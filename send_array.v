==> flow/design.v <==
module send_array(
	input wire clk,
	input wire start,
	output reg done,
	output reg tx_start,
	output reg[7:0] tx_data,
	input wire tx_done,
	output reg[15:0] mem_addr,
	input wire[15:0] mem_data,
	input wire[15:0] len,
	input wire send_two_bytes,
	input wire sub_one
);
	reg[15:0] ptr;
	reg byte_ptr;
	reg[7:0] counter;
	localparam S_IDLE = 3'd0;
	localparam S_LEN = 3'd1;
	localparam S_DATA = 3'd2;
	localparam S_SEND = 3'd3;
	localparam S_DONE = 3'd4;
	localparam S_TX_WAIT = 3'd5;
	reg[2:0] state;
	reg[2:0] state_ret;
	initial begin
		state <= S_IDLE;
	end
	always @(posedge clk) begin
		done <= 0;
		tx_start <= 0;
		if (state == S_IDLE) begin
			counter <= 0;
			ptr <= 0;
			byte_ptr <= 0;
			if (start)
				state <= S_LEN;
		end else if (state == S_LEN) begin
			if (ptr == 0) begin
				tx_data <= len[7:0];
				tx_start <= 1;
				ptr = 1;
				state <= S_TX_WAIT;
				state_ret <= S_LEN;
			end else if (ptr == 1) begin
				tx_data <= len[15:8];
				tx_start <= 1;
				ptr = 0;
				state <= S_TX_WAIT;
				state_ret <= S_DATA;
			end
		end else if (state == S_DATA) begin
			mem_addr <= ptr;
			if (byte_ptr)
				tx_data <= mem_data[15:8];
			else
				tx_data <= mem_data[7:0];
			counter <= counter + 1;
			if (counter == 10) begin
				if (sub_one)
					tx_data <= tx_data - 1;
				state <= S_SEND;
			end
		end else if (state == S_SEND) begin
			if (send_two_bytes) begin
				if (byte_ptr == 1)
					ptr <= ptr + 1;
				byte_ptr <= byte_ptr + 1;
			end else begin
				ptr <= ptr + 1;
				byte_ptr <= 0;
			end
			state_ret <= S_DATA;
			if (ptr == len - 1) begin
				if (send_two_bytes) begin
					if (byte_ptr == 1)
						state_ret <= S_DONE;
				end else begin
					state_ret <= S_DONE;
				end
			end
			tx_start <= 1;
			state <= S_TX_WAIT;
			counter <= 0;
		end else if (state == S_DONE) begin
			done <= 1;
			state <= S_IDLE;
		end else if (state == S_TX_WAIT) begin
			if (tx_done) begin
				state <= state_ret;
			end
		end
	end
endmodule
Tool chain data of send_array
The steps from the RTL of send_array to its reports follow in flow order.
Lines are those of the file above, counted from 1.
{"block": "setup", "top_module": "send_array", "clock_port": "clk", "library": "sky130hd", "lib_corner": "tt_025C_1v80"}

Word-level counts
Counts by Yosys on the flattened word-level netlist (proc, flatten, opt, wreduce; memories kept). Register bits leave out memories and registers merged into their read ports (data or address). Print and check cells are left out. Cells with the same type and inputs are merged into one.
{"block": "word_totals", "reg_bits": 57, "in_bits": 37, "out_inout_bits": 26, "elab_cells": 88}
{"block": "classes", "addsub": 5, "n_eq": 14, "mux": 42, "logic": 3, "n_reduce_logical": 15}
{"block": "ops", "cell": "2-to-1 mux 16 bit", "count": 7}
{"block": "ops", "cell": "2-to-1 mux 8 bit", "count": 9}
{"block": "ops", "cell": "2-to-1 mux 3 bit", "count": 19}
{"block": "ops", "cell": "equality test 16 x 32 -> 1 bit", "count": 1}
{"block": "ops", "cell": "subtractor 16 x 1 -> 17 bit with constant B", "count": 1}
{"block": "ops", "cell": "adder 16 x 1 -> 16 bit with constant B", "count": 1}
{"block": "ops", "cell": "equality test 16 x 1 -> 1 bit with constant B", "count": 1}
{"block": "ops", "cell": "logical NOT 16 bit", "count": 1}
{"block": "ops", "cell": "nonzero test 6 bit", "count": 2}
{"block": "ops", "cell": "AND reduction 3 bit", "count": 3}
{"block": "ops", "cell": "AND reduction 4 bit", "count": 2}
{"block": "ops", "cell": "adder 8 x 1 -> 8 bit with constant B", "count": 1}
{"block": "ops", "cell": "subtractor 8 x 1 -> 8 bit with constant B", "count": 1}
{"block": "ops", "cell": "equality test 8 x 4 -> 1 bit with constant B", "count": 1}
{"block": "ops", "cell": "2-to-1 mux 1 bit", "count": 7}
{"block": "ops", "cell": "nonzero test 2 bit", "count": 3}
{"block": "ops", "cell": "!= test 3 x 1 -> 1 bit with constant B", "count": 2}
{"block": "ops", "cell": "equality test 3 x 2 -> 1 bit with constant B", "count": 2}
{"block": "ops", "cell": "equality test 3 bit with constant B", "count": 2}
{"block": "ops", "cell": "AND reduction 5 bit", "count": 1}
{"block": "ops", "cell": "!= test 2 bit with constant B", "count": 2}
{"block": "ops", "cell": "!= test 4 x 2 -> 1 bit with constant B", "count": 1}
{"block": "ops", "cell": "!= test 4 x 3 -> 1 bit with constant B", "count": 1}
{"block": "ops", "cell": "OR reduction 4 bit", "count": 1}
{"block": "ops", "cell": "NOT 1 bit", "count": 3}
{"block": "ops", "cell": "equality test 3 x 1 -> 1 bit with constant B", "count": 1}
{"block": "ops", "cell": "logical NOT 3 bit", "count": 1}
{"block": "ops", "cell": "AND reduction 2 bit", "count": 1}
{"block": "ops", "cell": "adder 1 bit with constant B", "count": 1}

Logic depth
Depth = most cells in a row (Yosys ltp): at word level without a register or memory, in the mapped netlist without a sequential cell, where the memories' decode and read muxes count.
{"block": "logic_depth", "depth_word": 7, "ABC_AREA": 0, "mapped_depth": 9, "ltp_nobuf": 8}

Netlist
The flow's flattened synthesis, as Yosys stat reports it; memories are mapped. The netlist is that of the ABC_AREA named above (0 if unset); the other value can give another one.
Totals and module areas in this step are rounded.
{"block": "synth_totals", "cells": 384, "synth_area_um2": 3500, "sequential_area_um2": 1400, "ff_cells": 57, "buf_cells": 22}
{"block": "types", "type": "sky130_fd_sc_hd__edfxtp_1", "count": 30, "area_total_um2": 900.864}
{"block": "types", "type": "sky130_fd_sc_hd__dfxtp_1", "count": 27, "area_total_um2": 540.518}
{"block": "types", "type": "sky130_fd_sc_hd__xnor2_1", "count": 24, "area_total_um2": 210.202}
{"block": "types", "type": "sky130_fd_sc_hd__xor2_1", "count": 19, "area_total_um2": 166.41}
{"block": "types", "type": "sky130_fd_sc_hd__nor2_1", "count": 40, "area_total_um2": 150.144}
{"block": "types", "type": "sky130_fd_sc_hd__mux2i_1", "count": 12, "area_total_um2": 120.115}
{"block": "types", "type": "sky130_fd_sc_hd__nand2_1", "count": 30, "area_total_um2": 112.608}
{"block": "types", "type": "sky130_fd_sc_hd__o21ai_0", "count": 20, "area_total_um2": 100.096}
{"block": "types", "type": "sky130_fd_sc_hd__ha_1", "count": 7, "area_total_um2": 87.584}
{"block": "types", "type": "sky130_fd_sc_hd__nor4_1", "count": 14, "area_total_um2": 87.584}
{"block": "types", "type": "sky130_fd_sc_hd__a21oi_1", "count": 15, "area_total_um2": 75.072}
{"block": "types", "type": "sky130_fd_sc_hd__o211ai_1", "count": 9, "area_total_um2": 67.565}
{"block": "types", "type": "sky130_fd_sc_hd__inv_1", "count": 17, "area_total_um2": 63.811}
{"block": "types", "type": "sky130_fd_sc_hd__clkbuf_1", "count": 16, "area_total_um2": 60.058}
{"block": "types", "type": "sky130_fd_sc_hd__nor3b_1", "count": 7, "area_total_um2": 52.55}
{"block": "types", "type": "sky130_fd_sc_hd__nand3_1", "count": 10, "area_total_um2": 50.048}
{"block": "types", "type": "sky130_fd_sc_hd__nand4_1", "count": 8, "area_total_um2": 50.048}
{"block": "types", "type": "sky130_fd_sc_hd__nor3_1", "count": 9, "area_total_um2": 45.043}
Other cell types: 39; their cells: 70.

Worst setup path after synthesis
Source: OpenSTA report_checks on the synthesized netlist (no wires, ideal clock, input and output delay 20% of the period each), path of least setup slack; recovery checks are left aside. Register names are those of the netlist, which keeps one name where synthesis merged equal registers.
{"block": "synth_path", "path_type": "input to register", "from": "input len[0]", "to": "register state_ret[2]", "clock_period_ps": 2930, "in_delay_ps": 586, "setup_ps": 255, "t_first_pin_ps": 586, "arrival_time_ps": 2418, "required_ps": 2675, "setup_slack_ps": 256, "delay_ps": 2087, "driving_pins": 9, "path_buffers": 1, "synth_period_reached_ps": 2674}
"delay_ps" is the arrival time less input delay plus setup time.
"driving_pins": output pins that drive a net of the path, with the launching flip-flop's if there is one; two outputs of one cell count as two.
"synth_period_reached_ps" is the clock period less the worst setup slack; recovery checks do not enter. This is arithmetic on one report: input and output delays are still those of the set period (20% each).
The rows between start and end are the longest chain of elaborated cells between them; the timing report does not say that the signal goes this way. Where chains are equally long, one stands for them.
A line is the first line of the expression or statement that the cell stems from. Yosys adds cells for indexed reads and writes and turns some case tables into memories.
A register here has more assigning lines than the two given.
{"block": "synth_via", "cell_sequence": "sky130_fd_sc_hd__inv_1 sky130_fd_sc_hd__ha_1 sky130_fd_sc_hd__or4b_1 sky130_fd_sc_hd__buf_2 sky130_fd_sc_hd__o31a_1 sky130_fd_sc_hd__a32o_1 sky130_fd_sc_hd__nor3_1 sky130_fd_sc_hd__nor4_2 sky130_fd_sc_hd__and3_1", "elab_chain_len": 6, "cells_between": 6, "lines_between": 4, "classes_between": "add/sub: 1; eq/ne: 1; mux: 4"}
{"block": "synth_lines", "element": "start, declared", "line": 10, "text": "input wire[15:0] len,"}
{"block": "synth_lines", "element": "subtractor 16 x 1 -> 17 bit", "line": 73, "text": "if (ptr == len - 1) begin"}
{"block": "synth_lines", "element": "equality test 16 x 32 -> 1 bit", "line": 73}
{"block": "synth_lines", "element": "2-to-1 mux 3 bit", "line": 73}
{"block": "synth_lines", "element": "2-to-1 mux 3 bit", "line": 63, "text": "end else if (state == S_SEND) begin"}
{"block": "synth_lines", "element": "2-to-1 mux 3 bit", "line": 51, "text": "end else if (state == S_DATA) begin"}
{"block": "synth_lines", "element": "2-to-1 mux 3 bit", "line": 37, "text": "end else if (state == S_LEN) begin"}
{"block": "synth_lines", "element": "end, assigned", "line": 43, "text": "state_ret <= S_LEN;"}
{"block": "synth_lines", "element": "end, assigned", "line": 49, "text": "state_ret <= S_DATA;"}
{"block": "synth_lines", "element": "end, declared", "line": 24, "text": "reg[2:0] state_ret;"}

Worst path after layout
From the final timing report of entry A: the path of least setup slack in the routed layout; clock arrival at registers is part of the times.
The path's times are printed in steps of 10 ps; the period is the one set.
{"block": "layout_path", "path_type": "input to register", "from": "input len[1]", "to": "register state_ret[2]", "clock_period_ps": 2800, "in_delay_ps": 560, "setup_ps": 240, "t_first_pin_ps": 560, "arrival_time_ps": 2800, "required_ps": 2890, "setup_slack_ps": 80, "driving_pins": 9, "path_buffers": 1}
The rows between start and end are the longest chain of elaborated cells between them; the timing report does not say that the signal goes this way. Where chains are equally long, one stands for them.
A register here has more assigning lines than the two given.
{"block": "layout_via", "cell_sequence": "sky130_fd_sc_hd__clkdlybuf4s50_1 sky130_fd_sc_hd__inv_1 sky130_fd_sc_hd__ha_1 sky130_fd_sc_hd__or4b_4 sky130_fd_sc_hd__o31a_1 sky130_fd_sc_hd__a32o_1 sky130_fd_sc_hd__nor3_2 sky130_fd_sc_hd__nor4_4 sky130_fd_sc_hd__and3_1", "elab_chain_len": 6, "cells_between": 6, "lines_between": 4, "classes_between": "add/sub: 1; eq/ne: 1; mux: 4"}
{"block": "layout_lines", "element": "start, declared", "line": 10, "text": "input wire[15:0] len,"}
{"block": "layout_lines", "element": "subtractor 16 x 1 -> 17 bit", "line": 73, "text": "if (ptr == len - 1) begin"}
{"block": "layout_lines", "element": "equality test 16 x 32 -> 1 bit", "line": 73}
{"block": "layout_lines", "element": "2-to-1 mux 3 bit", "line": 73}
{"block": "layout_lines", "element": "2-to-1 mux 3 bit", "line": 63, "text": "end else if (state == S_SEND) begin"}
{"block": "layout_lines", "element": "2-to-1 mux 3 bit", "line": 51, "text": "end else if (state == S_DATA) begin"}
{"block": "layout_lines", "element": "2-to-1 mux 3 bit", "line": 37, "text": "end else if (state == S_LEN) begin"}
{"block": "layout_lines", "element": "end, assigned", "line": 43, "text": "state_ret <= S_LEN;"}
{"block": "layout_lines", "element": "end, assigned", "line": 49, "text": "state_ret <= S_DATA;"}
{"block": "layout_lines", "element": "end, declared", "line": 24, "text": "reg[2:0] state_ret;"}

Appendix: measured runs

Record of 2 stored runs of the RTL-to-layout flow on send_array, platform sky130hd. The runs are unordered. Constraints: input delay and output delay 20% of the set period each, output load 0.01 pF.
"period_less_ws_ps" means the clock period less the worst setup slack. The figure is calculated, with input and output delays left at 20% of the set period.
"worst_path_allowed_less_slack_ps" is the time allowed to the run's worst setup path (the clock period less input and output delay, where it has them) less its slack. Clock arrival times count: a late capture clock shortens it, a late launch clock lengthens it.
"totalPower_w" is the tool's figure for a default switching activity; nothing was simulated.
"worst_path_allowed_less_slack_ps" is given in steps of 10 ps.
Measured values are rounded.

Entry A
==> flow/run.sh <==
#!/bin/bash
# the make line also repeats the synthesis and layout settings of config.mk as NAME=value (left out here)
make -C /OpenROAD-flow-scripts/flow DESIGN_CONFIG=/design/flow/config.mk WORK_HOME=/design/flow/orfs CLKGATE_MAP_FILE= finish
==> flow/config.mk <==
export PLATFORM = sky130hd
export DESIGN_NAME = send_array
export DESIGN_NICKNAME = send_array
export VERILOG_FILES = /design/flow/design.v
export SDC_FILE = /design/flow/constraint.sdc
export NUM_CORES = 4
export LEC_CHECK = 0
export CAP_MARGIN = 20
export CORE_MARGIN = 2
export CORE_UTILIZATION = 28
export SLEW_MARGIN = 20
==> flow/constraint.sdc <==
create_clock -name core_clock -period 2.8 [get_ports {clk}]
set_input_delay 0.5600 -clock core_clock [delete_from_list [all_inputs] [get_ports {clk}]]
set_output_delay 0.5600 -clock core_clock [all_outputs]
set_load 0.01 [all_outputs]

==> results of entry A, as JSON <==
{
  "setup_ws_ps": 82,
  "finalUtil_frac": 0.4,
  "hold_ws_ps": 500,
  "tns_setup_ps": 0,
  "worst_path_allowed_less_slack_ps": 2160,
  "worstPathKind": "input to register",
  "yosys_chip_area_um2": 3500,
  "period_less_ws_ps": 2718,
  "die_footprint_um2": 13000,
  "totalPower_w": 0.004,
  "finalCellArea_um2": 4900
}

Entry B
==> flow/run.sh <==
#!/bin/bash
# the make line also repeats the synthesis and layout settings of config.mk as NAME=value (left out here)
make -C /OpenROAD-flow-scripts/flow DESIGN_CONFIG=/design/flow/config.mk WORK_HOME=/design/flow/orfs CLKGATE_MAP_FILE= finish
==> flow/config.mk <==
export PLATFORM = sky130hd
export DESIGN_NAME = send_array
export DESIGN_NICKNAME = send_array
export VERILOG_FILES = /design/flow/design.v
export SDC_FILE = /design/flow/constraint.sdc
export NUM_CORES = 4
export LEC_CHECK = 0
export CAP_MARGIN = 0
export CELL_PAD_IN_SITES_GLOBAL_PLACEMENT = 3
export CORE_MARGIN = 2
export CORE_UTILIZATION = 26
export GPL_ROUTABILITY_DRIVEN = 0
export PLACE_DENSITY_LB_ADDON = 0.28
export SETUP_SLACK_MARGIN = 0.33
export SLEW_MARGIN = 20
export TNS_END_PERCENT = 85
==> flow/constraint.sdc <==
create_clock -name core_clock -period 1.59 [get_ports {clk}]
set_input_delay 0.3180 -clock core_clock [delete_from_list [all_inputs] [get_ports {clk}]]
set_output_delay 0.3180 -clock core_clock [all_outputs]
set_load 0.01 [all_outputs]

==> results of entry B, as JSON <==
{
  "setup_ws_ps": -500,
  "finalUtil_frac": 0.51,
  "hold_ws_ps": 430,
  "tns_setup_ps": -13000,
  "worst_path_allowed_less_slack_ps": 1770,
  "worstPathKind": "input to register",
  "yosys_chip_area_um2": 3500,
  "period_less_ws_ps": 2086,
  "die_footprint_um2": 14000,
  "totalPower_w": 0.011,
  "finalCellArea_um2": 6800
}
