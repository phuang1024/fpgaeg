==> flow/design.v <==
module decompress(
	input wire clk,
	input wire start,
	output reg done,
	output reg[15:0] rmem_addr,
	input wire[7:0] rmem_dout,
	input wire[15:0] rmem_len,
	output reg tmem_we,
	output reg[15:0] tmem_addr,
	output reg[15:0] tmem_din,
	output reg[15:0] len
);
	reg[3:0] in_ptr;
	reg[2:0] out_ptr;
	reg[2:0] zero_count;
	localparam M_ZERO = 1'd0;
	localparam M_DATA = 1'd1;
	reg mode;
	integer i;
	localparam S_IDLE = 2'd0;
	localparam S_RW = 2'd1;
	localparam S_DEC = 2'd2;
	localparam S_DONE = 2'd3;
	reg[1:0] state;
	initial begin
		state <= S_IDLE;
	end
	always @(posedge clk) begin
		done <= 0;
		tmem_we <= 0;
		if (state == S_IDLE) begin
			if (start) begin
				state <= S_RW;
			end
			mode <= M_ZERO;
			in_ptr <= 0;
			out_ptr <= 0;
			zero_count <= 0;
			rmem_addr <= 0;
			tmem_addr <= 0;
		end else if (state == S_RW) begin
			if (tmem_we) begin
				tmem_addr <= tmem_addr + 1;
				tmem_din <= 0;
				out_ptr <= 0;
			end
			if (rmem_addr == rmem_len) begin
				state <= S_DONE;
			end else begin
				state <= S_DEC;
			end
		end else if (state == S_DEC) begin
			tmem_we <= 0;
			if (in_ptr >= 8) begin
				rmem_addr <= rmem_addr + 1;
				in_ptr <= 0;
			end else begin
				if (mode == M_ZERO) begin
					in_ptr <= 8;
					zero_count <= zero_count + 8 - in_ptr;
					for (i = 7; i >= 0; i = i - 1) begin
						if (i >= in_ptr && rmem_dout[i] != 0) begin
							in_ptr <= i;
							zero_count <= zero_count + i - in_ptr;
							mode <= M_DATA;
						end
					end
				end else begin
					for (i = 0; i < 8; i = i + 1) begin
						if (out_ptr + i <= zero_count && in_ptr + i < 8) begin
							tmem_din[zero_count - out_ptr - i] <= rmem_dout[in_ptr + i];
							out_ptr <= out_ptr + i + 1;
							in_ptr <= in_ptr + i + 1;
							if (out_ptr + i == zero_count) begin
								tmem_we <= 1;
								zero_count <= 0;
								mode <= M_ZERO;
							end
						end
					end
				end
			end
			state <= S_RW;
		end else if (state == S_DONE) begin
			tmem_we <= 1;
			len <= tmem_addr + 1;
			done <= 1;
			state <= S_IDLE;
		end
	end
endmodule
# --- Tool chain data of decompress ---
# Tool output for the design above, in the order of the flow.
# Lines are those of the file above, counted from 1.
# Operators: Yosys type, input widths -> output width; for muxes data width and select width s.
setup:
  top_module: "decompress"
  clk_port: "clk"
  library: "sky130hd"
  pvt_corner: "tt_025C_1v80"

# --- Elaborated design ---
# Yosys after proc, flatten, opt, wreduce and memory -nomap, before mapping. Memory bits, and registers merged into a memory's read port (data or address), are not among the register bits. Print and check cells are not counted.
bits:
  output_inout_bits: 66
  inputBits: 26
  register_bits: 79
  word_cells: 355
op_classes:
  shift: 24
  compare: 25
  reduce_logical: 31
  n_logic: 28
  muxes: 155
  equal: 16
  n_addsub: 65
ops:
  columns: ["cell", "count"]
  rows:
  - ["$mux 16", 48]
  - ["$shift 1x33->16", 8]
  - ["$shift 1x33->16 const A", 8]
  - ["$neg 32->33", 8]
  - ["$and 16x16->16", 8]
  - ["$or 16x16->16", 8]
  - ["$not 16->16", 8]
  - ["$mux 3", 38]
  - ["$sub 32x3->32 const B", 3]
  - ["$mux 4", 18]
  - ["$sub 32x2->32 const B", 2]
  - ["$shiftx 8x6->1", 7]
  - ["$mux 1", 46]
  - ["$lt 5x4->1 const B", 7]
  - ["$add 16x1->16 const B", 2]
  - ["$sub 32x1->32 const B", 1]
  - ["$add 4x1->4 const B", 8]
  - ["$add 3x1->3 const B", 10]
  - ["$le 4x3->1", 7]
  - ["$eq 4x3->1", 7]
  - ["$sub 3x3->3", 9]
  - ["$add 4x3->5 const B", 4]
  - ["$logic_and 1x1->1", 16]
  - ["$eq 16x16->1", 1]
  - ["$add 3x3->4 const B", 4]
  - ["$ge 3x4->1 const A", 4]
  - ["$add 3x3->3 const B", 4]
  - ["$ne 10x1->1 const B", 1]
# Not listed: further kinds 29, cells in them 49.

# --- Longest topological paths ---
# Depth = most cells in a row (Yosys ltp): at word level without a register or memory, in the mapped netlist without a sequential cell, where the memories' decode and read muxes count.
logic_depth:
  ltp_word: 67
  ABC_AREA: 0
  depth_mapped: 21
  ltp_nobuf: 20

# --- Mapped cells and area ---
# Yosys stat after the flow's synthesis: flattened, memories mapped to cells. It holds for the ABC_AREA given above (unset counts as 0); a run with the other value may have another netlist.
mapped:
  ffs: 79
  buffers: 64
  synth_area_um2: 10159.7
  seqArea_um2: 1921.8
  cell_count: 1310
by_type:
  columns: ["cell", "count", "type_area_um2"]
  rows:
  - ["sky130_fd_sc_hd__ha_1", 94, 1.18E+03]
  - ["sky130_fd_sc_hd__edfxtp_1", 34, 1.02E+03]
  - ["sky130_fd_sc_hd__dfxtp_1", 45, 900.864]
  - ["sky130_fd_sc_hd__nand2_1", 139, 521.75]
  - ["sky130_fd_sc_hd__xor2_1", 56, 490.47]
  - ["sky130_fd_sc_hd__nor2_1", 127, 476.707]
  - ["sky130_fd_sc_hd__xnor2_1", 35, 306.544]
  - ["sky130_fd_sc_hd__nand3_1", 57, 285.274]
  - ["sky130_fd_sc_hd__o21ai_0", 55, 275.264]
  - ["sky130_fd_sc_hd__a21oi_1", 52, 260.25]
  - ["sky130_fd_sc_hd__nor3_1", 37, 185.178]
  - ["sky130_fd_sc_hd__inv_1", 49, 183.926]
  - ["sky130_fd_sc_hd__clkbuf_1", 46, 172.666]
  - ["sky130_fd_sc_hd__a32oi_1", 18, 157.651]
  - ["sky130_fd_sc_hd__nor4_1", 25, 156.4]
  - ["sky130_fd_sc_hd__and3_1", 24, 150.144]
  - ["sky130_fd_sc_hd__a31oi_1", 23, 143.888]
  - ["sky130_fd_sc_hd__a221oi_1", 16, 140.134]
# Not listed: further types 83, cells in them 378.

# --- Path before layout ---
# Path of least setup slack by OpenSTA after synthesis, without wires, with an ideal clock, recovery checks aside; 20% of the period is set as input and as output delay. Where synthesis merged equal registers, the netlist keeps one of their names.
synth_timing:
  kind: "register to register"
  startpoint: "register out_ptr[1]"
  endpoint: "register tmem_din[12]"
  tclk_ns: 7.32
  setup_time_ns: 0.259
  delay_ns: 6.058
  t_arrival_ns: 5.799
  t_required_ns: 7.061
  launch_ns: 0.000
  slack_ns: 1.262
  driving_pins: 21
  n_path_buf: 2
  period_less_setup_slack_ns: 6.058
# "delay_ns" = arrival - input delay + setup time.
# "driving_pins": output pins that drive a net of the path, with the launching flip-flop's if there is one; two outputs of one cell count as two.
# "period_less_setup_slack_ns" = period - worst setup slack (recovery checks aside). The figure is calculated, with input and output delays left at 20% of the set period.
# A register here has more assigning lines than the two given.
# Lines with a computed index may be missing from the assigning lines.
synth_between:
  path_cell_list: "sky130_fd_sc_hd__dfxtp_1 > sky130_fd_sc_hd__inv_1 > sky130_fd_sc_hd__ha_1 > sky130_fd_sc_hd__clkbuf_1 > sky130_fd_sc_hd__o21bai_1 > sky130_fd_sc_hd__a21o_1 > sky130_fd_sc_hd__ha_1 > sky130_fd_sc_hd__clkbuf_1 > sky130_fd_sc_hd__and3_1 > sky130_fd_sc_hd__inv_1 > sky130_fd_sc_hd__or4_1 > sky130_fd_sc_hd__inv_1 > sky130_fd_sc_hd__ha_1 > sky130_fd_sc_hd__or4b_1 > sky130_fd_sc_hd__nor4_1 > sky130_fd_sc_hd__o21bai_1 > sky130_fd_sc_hd__or3_1 > sky130_fd_sc_hd__nor2_1 > sky130_fd_sc_hd__a311o_1 > sky130_fd_sc_hd__o22a_1 > sky130_fd_sc_hd__o31ai_1"
synth_lines:
  columns: ["item", "line_no", "rtl"]
  rows:
  - ["start, declared", 14, "reg[2:0] out_ptr;"]
  - ["start, assigned", 37, "out_ptr <= 0;"]
  - ["start, assigned", 72, "out_ptr <= out_ptr + i + 1;"]
  - ["end, assigned", 44, "tmem_din <= 0;"]
  - ["end, declared", 10, "output reg[15:0] tmem_din,"]
# Chain of elaborated cells between the ends: none given.

# --- Timing after layout ---
# From the final timing report of record 1: the path of least setup slack in the routed layout; clock arrival at registers is part of the times.
layout_timing:
  kind: "register to register"
  startpoint: "register out_ptr[1]"
  endpoint: "register tmem_din[12]"
  n_path_buf: 0
  tclk_ns: 7.19
  driving_pins: 18
  setup_time_ns: 0.25
  t_arrival_ns: 6.80
  slack_ns: 0.49
  launch_ns: 0.36
  t_required_ns: 7.29
# A register here has more assigning lines than the two given.
# Lines with a computed index may be missing from the assigning lines.
layout_between:
  path_cell_list: "sky130_fd_sc_hd__dfxtp_1 > sky130_fd_sc_hd__inv_1 > sky130_fd_sc_hd__fa_1 > sky130_fd_sc_hd__fa_1 > sky130_fd_sc_hd__ha_1 > sky130_fd_sc_hd__and3_1 > sky130_fd_sc_hd__inv_1 > sky130_fd_sc_hd__or4_1 > sky130_fd_sc_hd__inv_1 > sky130_fd_sc_hd__ha_1 > sky130_fd_sc_hd__or4b_1 > sky130_fd_sc_hd__nor4_1 > sky130_fd_sc_hd__o21bai_1 > sky130_fd_sc_hd__or3_1 > sky130_fd_sc_hd__nor2_1 > sky130_fd_sc_hd__a311o_1 > sky130_fd_sc_hd__o22a_1 > sky130_fd_sc_hd__o31ai_1"
layout_lines:
  columns: ["item", "line_no", "rtl"]
  rows:
  - ["start, declared", 14, "reg[2:0] out_ptr;"]
  - ["start, assigned", 37, "out_ptr <= 0;"]
  - ["start, assigned", 72, "out_ptr <= out_ptr + i + 1;"]
  - ["end, assigned", 44, "tmem_din <= 0;"]
  - ["end, declared", 10, "output reg[15:0] tmem_din,"]
# Chain of elaborated cells between the ends: none given.

## Implementation results

Design decompress on sky130hd. What follows are 2 stored runs of the flow, each under its own settings; their order means nothing. The constraints put input and output delay at 20% of the set period each and load the outputs with 0.01 pF.
"timing.achieved_period_ns" = clock period - worst setup slack. The figure is calculated, with input and output delays left at 20% of the set period.
"critical_path_time_ns" = time allowed to the worst setup path (clock period - input delay - output delay, where it has them) - its slack; a late launch clock adds to it, a late capture clock takes from it.

--- record 1 ---
==> flow/run.sh <==
#!/bin/bash
# the make line also repeats the synthesis and layout settings of config.mk as NAME=value (left out here)
make -C /OpenROAD-flow-scripts/flow DESIGN_CONFIG=/design/flow/config.mk WORK_HOME=/design/flow/orfs CLKGATE_MAP_FILE= finish
==> flow/config.mk <==
export PLATFORM = sky130hd
export DESIGN_NAME = decompress
export DESIGN_NICKNAME = decompress
export VERILOG_FILES = /design/flow/design.v
export SDC_FILE = /design/flow/constraint.sdc
export NUM_CORES = 4
export LEC_CHECK = 0
export CAP_MARGIN = 30
export CELL_PAD_IN_SITES_DETAIL_PLACEMENT = 1
export CELL_PAD_IN_SITES_GLOBAL_PLACEMENT = 2
export CORE_ASPECT_RATIO = 0.51
export CORE_MARGIN = 2
export CORE_UTILIZATION = 35
export CTS_CLUSTER_SIZE = 30
export GPL_ROUTABILITY_DRIVEN = 0
export MAX_ROUTING_LAYER = met4
export SLEW_MARGIN = 20
==> flow/constraint.sdc <==
create_clock -name core_clock -period 7.19 [get_ports {clk}]
set_input_delay 1.4380 -clock core_clock [delete_from_list [all_inputs] [get_ports {clk}]]
set_output_delay 1.4380 -clock core_clock [all_outputs]
set_load 0.01 [all_outputs]

==> results, as YAML <==
results:
  critical_path_time_ns: 6.70
  critical_path_type: "register to register"
  finish.stdcell_area_um2: 11951.5
  tns_setup_ns: 0.000
  fin_util_pct: 42.0
  ws_hold_ns: 0.524
  timing.achieved_period_ns: 6.700
  yosys.chip_area_um2: 10159.7
  design_die_area_um2: 30484.4
  setup_ws_ns: 0.490

--- record 2 ---
==> flow/run.sh <==
#!/bin/bash
# the make line also repeats the synthesis and layout settings of config.mk as NAME=value (left out here)
make -C /OpenROAD-flow-scripts/flow DESIGN_CONFIG=/design/flow/config.mk WORK_HOME=/design/flow/orfs CLKGATE_MAP_FILE= finish
==> flow/config.mk <==
export PLATFORM = sky130hd
export DESIGN_NAME = decompress
export DESIGN_NICKNAME = decompress
export VERILOG_FILES = /design/flow/design.v
export SDC_FILE = /design/flow/constraint.sdc
export NUM_CORES = 4
export LEC_CHECK = 0
export ABC_AREA = 1
export CAP_MARGIN = 20
export CELL_PAD_IN_SITES_DETAIL_PLACEMENT = 0
export CORE_MARGIN = 6
export CORE_UTILIZATION = 22
export CTS_CLUSTER_DIAMETER = 257
export CTS_CLUSTER_SIZE = 86
export GPL_TIMING_DRIVEN = 0
export SETUP_SLACK_MARGIN = 0.24
export SLEW_MARGIN = 5
export TNS_END_PERCENT = 55
==> flow/constraint.sdc <==
create_clock -name core_clock -period 5.05 [get_ports {clk}]
set_input_delay 1.0100 -clock core_clock [delete_from_list [all_inputs] [get_ports {clk}]]
set_output_delay 1.0100 -clock core_clock [all_outputs]
set_load 0.01 [all_outputs]

==> results, as YAML <==
results:
  critical_path_time_ns: 4.59
  critical_path_type: "register to register"
  fin_util_pct: 27.8
  finish.stdcell_area_um2: 13319.0
  ws_hold_ns: 0.532
  timing.achieved_period_ns: 4.587
  setup_ws_ns: 0.463
  tns_setup_ns: 0.000
  yosys.chip_area_um2: 10692.8
  design_die_area_um2: 54037.7
