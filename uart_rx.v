==> flow/design.v <==
module uart_rx(
	input wire clk,
	input wire rst,
	input wire rx,
	output reg[7:0] data,
	output reg data_valid
);
	reg rx_sync1, rx_sync2;
	always @(posedge clk) begin
		rx_sync1 <= rx;
		rx_sync2 <= rx_sync1;
	end
	localparam S_IDLE = 2'd0;
	localparam S_START = 2'd1;
	localparam S_DATA = 2'd2;
	localparam S_STOP = 2'd3;
	reg[1:0] state;
	reg baud_tick;
	reg[12:0] baud_clk_counter;
	always @(posedge clk) begin
		if (rst) begin
			baud_tick <= 0;
			baud_clk_counter <= 0;
		end else begin
			baud_tick <= 0;
			if (state == S_IDLE || state == S_STOP) begin
				baud_clk_counter <= 0;
			end else begin
				baud_clk_counter <= baud_clk_counter + 1;
				if ((state == S_START && baud_clk_counter >= 7812) ||
					 (state == S_DATA && baud_clk_counter >= 5208)) begin
					baud_tick <= 1;
					baud_clk_counter <= 0;
				end
			end
		end
	end
	reg[2:0] bit_idx;
	always @(posedge clk) begin
		if (rst) begin
			state <= S_IDLE;
			data_valid <= 0;
			bit_idx <= 0;
		end else begin
			data_valid <= 0;
			if (state == S_IDLE) begin
				bit_idx <= 0;
				if (!rx_sync2)
					state <= S_START;
			end else if (state == S_STOP) begin
				if (rx_sync2)
					state <= S_IDLE;
			end else begin
				if (baud_tick) begin
					state <= S_DATA;
					data[bit_idx] <= rx_sync2;
					if (bit_idx == 7) begin
						state <= S_STOP;
						data_valid <= 1;
					end else begin
						bit_idx <= bit_idx + 1;
					end
				end
			end
		end
	end
endmodule
# --- Step by step through the tools: uart_rx ---
# The steps from the RTL of uart_rx to its reports follow in flow order.
# Lines are those of the file above, counted from 1.
setup:
  top: "uart_rx"
  clock_port: "clk"
  cell_library: "sky130hd"
  corner: "tt_025C_1v80"

# --- After elaboration ---
# Counts by Yosys on the flattened word-level netlist (proc, flatten, opt, wreduce; memories kept). Register bits leave out memories and registers merged into their read ports (data or address). Print and check cells are left out.
classes:
  cmp: 2
  n_reduce_logical: 13
  n_shift: 2
  n_addsub: 3
  n_eq: 6
  n_logic: 8
  n_mux: 8
ops:
  columns: ["cell", "n"]
  rows:
  - ["13-bit >= comparator with constant B", 2]
  - ["13-bit by 1-bit adder with 13-bit output with constant B", 1]
  - ["2-bit 2-to-1 mux", 5]
  - ["1-bit by 4-bit variable shift with 8-bit output", 1]
  - ["1-bit by 4-bit variable shift with 8-bit output with constant A", 1]
  - ["8-bit bitwise AND", 1]
  - ["8-bit OR", 1]
  - ["8-bit inverter", 1]
  - ["3-bit AND reduction", 2]
  - ["1-bit inverter", 5]
  - ["2-bit == test with constant B", 2]
  - ["2-bit OR reduction", 2]
  - ["3-bit negation with 4-bit output", 1]
  - ["4-bit AND reduction", 1]
  - ["4-bit OR reduction", 1]
  - ["3-bit by 1-bit adder with 3-bit output with constant B", 1]
  - ["3-bit == test with constant B", 1]
  - ["3-bit != test with constant B", 1]
  - ["3-bit nonzero test", 1]
  - ["3-bit OR reduction", 1]
  - ["1-bit 2-to-1 mux", 3]
  - ["1-bit logical AND", 2]
  - ["1-bit logical OR", 2]
  - ["2-bit by 1-bit == test with 1-bit output with constant B", 1]
  - ["2-bit != test with constant B", 1]
  - ["2-bit zero test", 1]
word_totals:
  out_inout_bits: 9
  elab_cells: 50
  regBits: 30

# --- Depth ---
# Longest topological path by Yosys (ltp), each cell counted once; first at word level (registers and memories cut), then after technology mapping (sequential cells cut; the memories' decode and read muxes count).
depth:
  word_depth: 5
  ABC_AREA: 0
  depth_mapped: 6
  mapped_depth_nobuf: 6

# --- Netlist ---
# The flow's flattened synthesis, as Yosys stat reports it; memories are mapped. The netlist is that of the ABC_AREA named above (0 if unset); the other value can give another one.
# Totals and module areas in this step are rounded.
by_type:
  columns: ["type", "n", "area_total_um2"]
  rows:
  - ["sky130_fd_sc_hd__dfxtp_1", 24, 480.461]
  - ["sky130_fd_sc_hd__edfxtp_1", 8, 240.23]
  - ["sky130_fd_sc_hd__ha_1", 7, 87.584]
  - ["sky130_fd_sc_hd__xnor2_1", 10, 87.584]
  - ["sky130_fd_sc_hd__nor2_1", 22, 82.579]
  - ["sky130_fd_sc_hd__mux2_2", 4, 45.043]
  - ["sky130_fd_sc_hd__nor4_1", 7, 43.792]
  - ["sky130_fd_sc_hd__nand2_1", 11, 41.29]
  - ["sky130_fd_sc_hd__o211ai_1", 4, 30.029]
  - ["sky130_fd_sc_hd__inv_1", 7, 26.275]
  - ["sky130_fd_sc_hd__xor2_1", 3, 26.275]
  - ["sky130_fd_sc_hd__a21oi_1", 5, 25.024]
  - ["sky130_fd_sc_hd__nand3_1", 5, 25.024]
  - ["sky130_fd_sc_hd__o21ai_0", 5, 25.024]
  - ["sky130_fd_sc_hd__nor3_1", 4, 20.019]
  - ["sky130_fd_sc_hd__nand2b_1", 3, 18.768]
  - ["sky130_fd_sc_hd__nand4_1", 3, 18.768]
  - ["sky130_fd_sc_hd__nor3_4", 1, 16.266]
# Not listed: further types 17, cells in them 19.
mapped:
  stdcells: 152
  flip_flops: 32
  area_mm2: 0.00151

# --- Worst setup path after synthesis ---
# OpenSTA on the mapped netlist: ideal clock, no wires. The path of least setup slack (recovery checks aside). Input and output delay are each 20% of the period. Register names are those of the netlist, which keeps one name where synthesis merged equal registers.
synth_path:
  path_kind: "register -> register"
  start: "register bit_idx[0]"
  end: "register data[4]"
  t_first_pin_ns: 0.000
  setup_ns: 0.260
  n_path_buf: 0
  path_delay_ns: 1.823
  period_ns: 2.64
  driving_pins: 6
  t_arrival_ns: 1.563
  slack_ns: 0.817
  synth_period_reached_ns: 1.823
# "path_delay_ns" is the arrival time less input delay plus setup time.
# "driving_pins" counts driving pins, that of a launching flip-flop among them; a cell with two outputs on the path counts twice.
# "synth_period_reached_ns" = period - worst setup slack (recovery checks aside). The figure is calculated, with input and output delays left at 20% of the set period.
# Between the ends stands the longest chain of elaborated cells between them, by number of cells; it is not shown to be the way that was timed. Of several equally long chains one is given.
# Each line given opens the expression or statement behind the cell; cells for indexed reads and writes are added by Yosys, which also makes memories of some case tables.
# A register here has more assigning lines than the two given.
synth_between:
  cell_sequence: "sky130_fd_sc_hd__dfxtp_1 sky130_fd_sc_hd__inv_1 sky130_fd_sc_hd__ha_1 sky130_fd_sc_hd__xor2_2 sky130_fd_sc_hd__nor4_1 sky130_fd_sc_hd__mux2_2"
  elab_chain_len: 5
  cone_cells: 6
  lines_between: 1
  classes_between: "add/sub (1); shift (2); logic (3)"
synth_lines:
  columns: ["item", "line", "source"]
  rows:
  - ["start, declared", 38, "reg[2:0] bit_idx;"]
  - ["start, assigned", 43, "bit_idx <= 0;"]
  - ["start, assigned", 61, "bit_idx <= bit_idx + 1;"]
  - ["3-bit negation with 4-bit output", 56, "data[bit_idx] <= rx_sync2;"]
  - ["1-bit by 4-bit variable shift with 8-bit output", 56, null]
  - ["8-bit inverter", 56, null]
  - ["8-bit bitwise AND", 56, null]
  - ["8-bit OR", 56, null]
  - ["end, assigned", 56, null]
  - ["end, declared", 5, "output reg[7:0] data,"]

# Module uart_rx, platform sky130hd: 2 stored runs of the flow (Yosys, OpenROAD) with differing settings, in no particular order. Input and output delays are each 20% of the period that was set; the output load is 0.01 pF.
runs:
  - name: "job 1"
    settings:
      period_ns: 1.49
      CORE_UTILIZATION: 52
      PLACE_DENSITY_LB_ADDON: 0.19
      CORE_MARGIN: 4
      CELL_PAD_IN_SITES_DETAIL_PLACEMENT: 2
      CTS_CLUSTER_DIAMETER: 388
      CAP_MARGIN: 20
      SLEW_MARGIN: 20
    outcome: "did not finish, placement stopped with DPL-0033"
  - name: "job 2"
    settings:
      period_ns: 2.23
      CORE_UTILIZATION: 71
      PLACE_DENSITY_LB_ADDON: 0.06
      CELL_PAD_IN_SITES_GLOBAL_PLACEMENT: 3
      ABC_AREA: 1
      GPL_TIMING_DRIVEN: 1
      CAP_MARGIN: 15
      CORE_MARGIN: 2
      SLEW_MARGIN: 20
    outcome: "did not finish, placement stopped with FLW-0024"
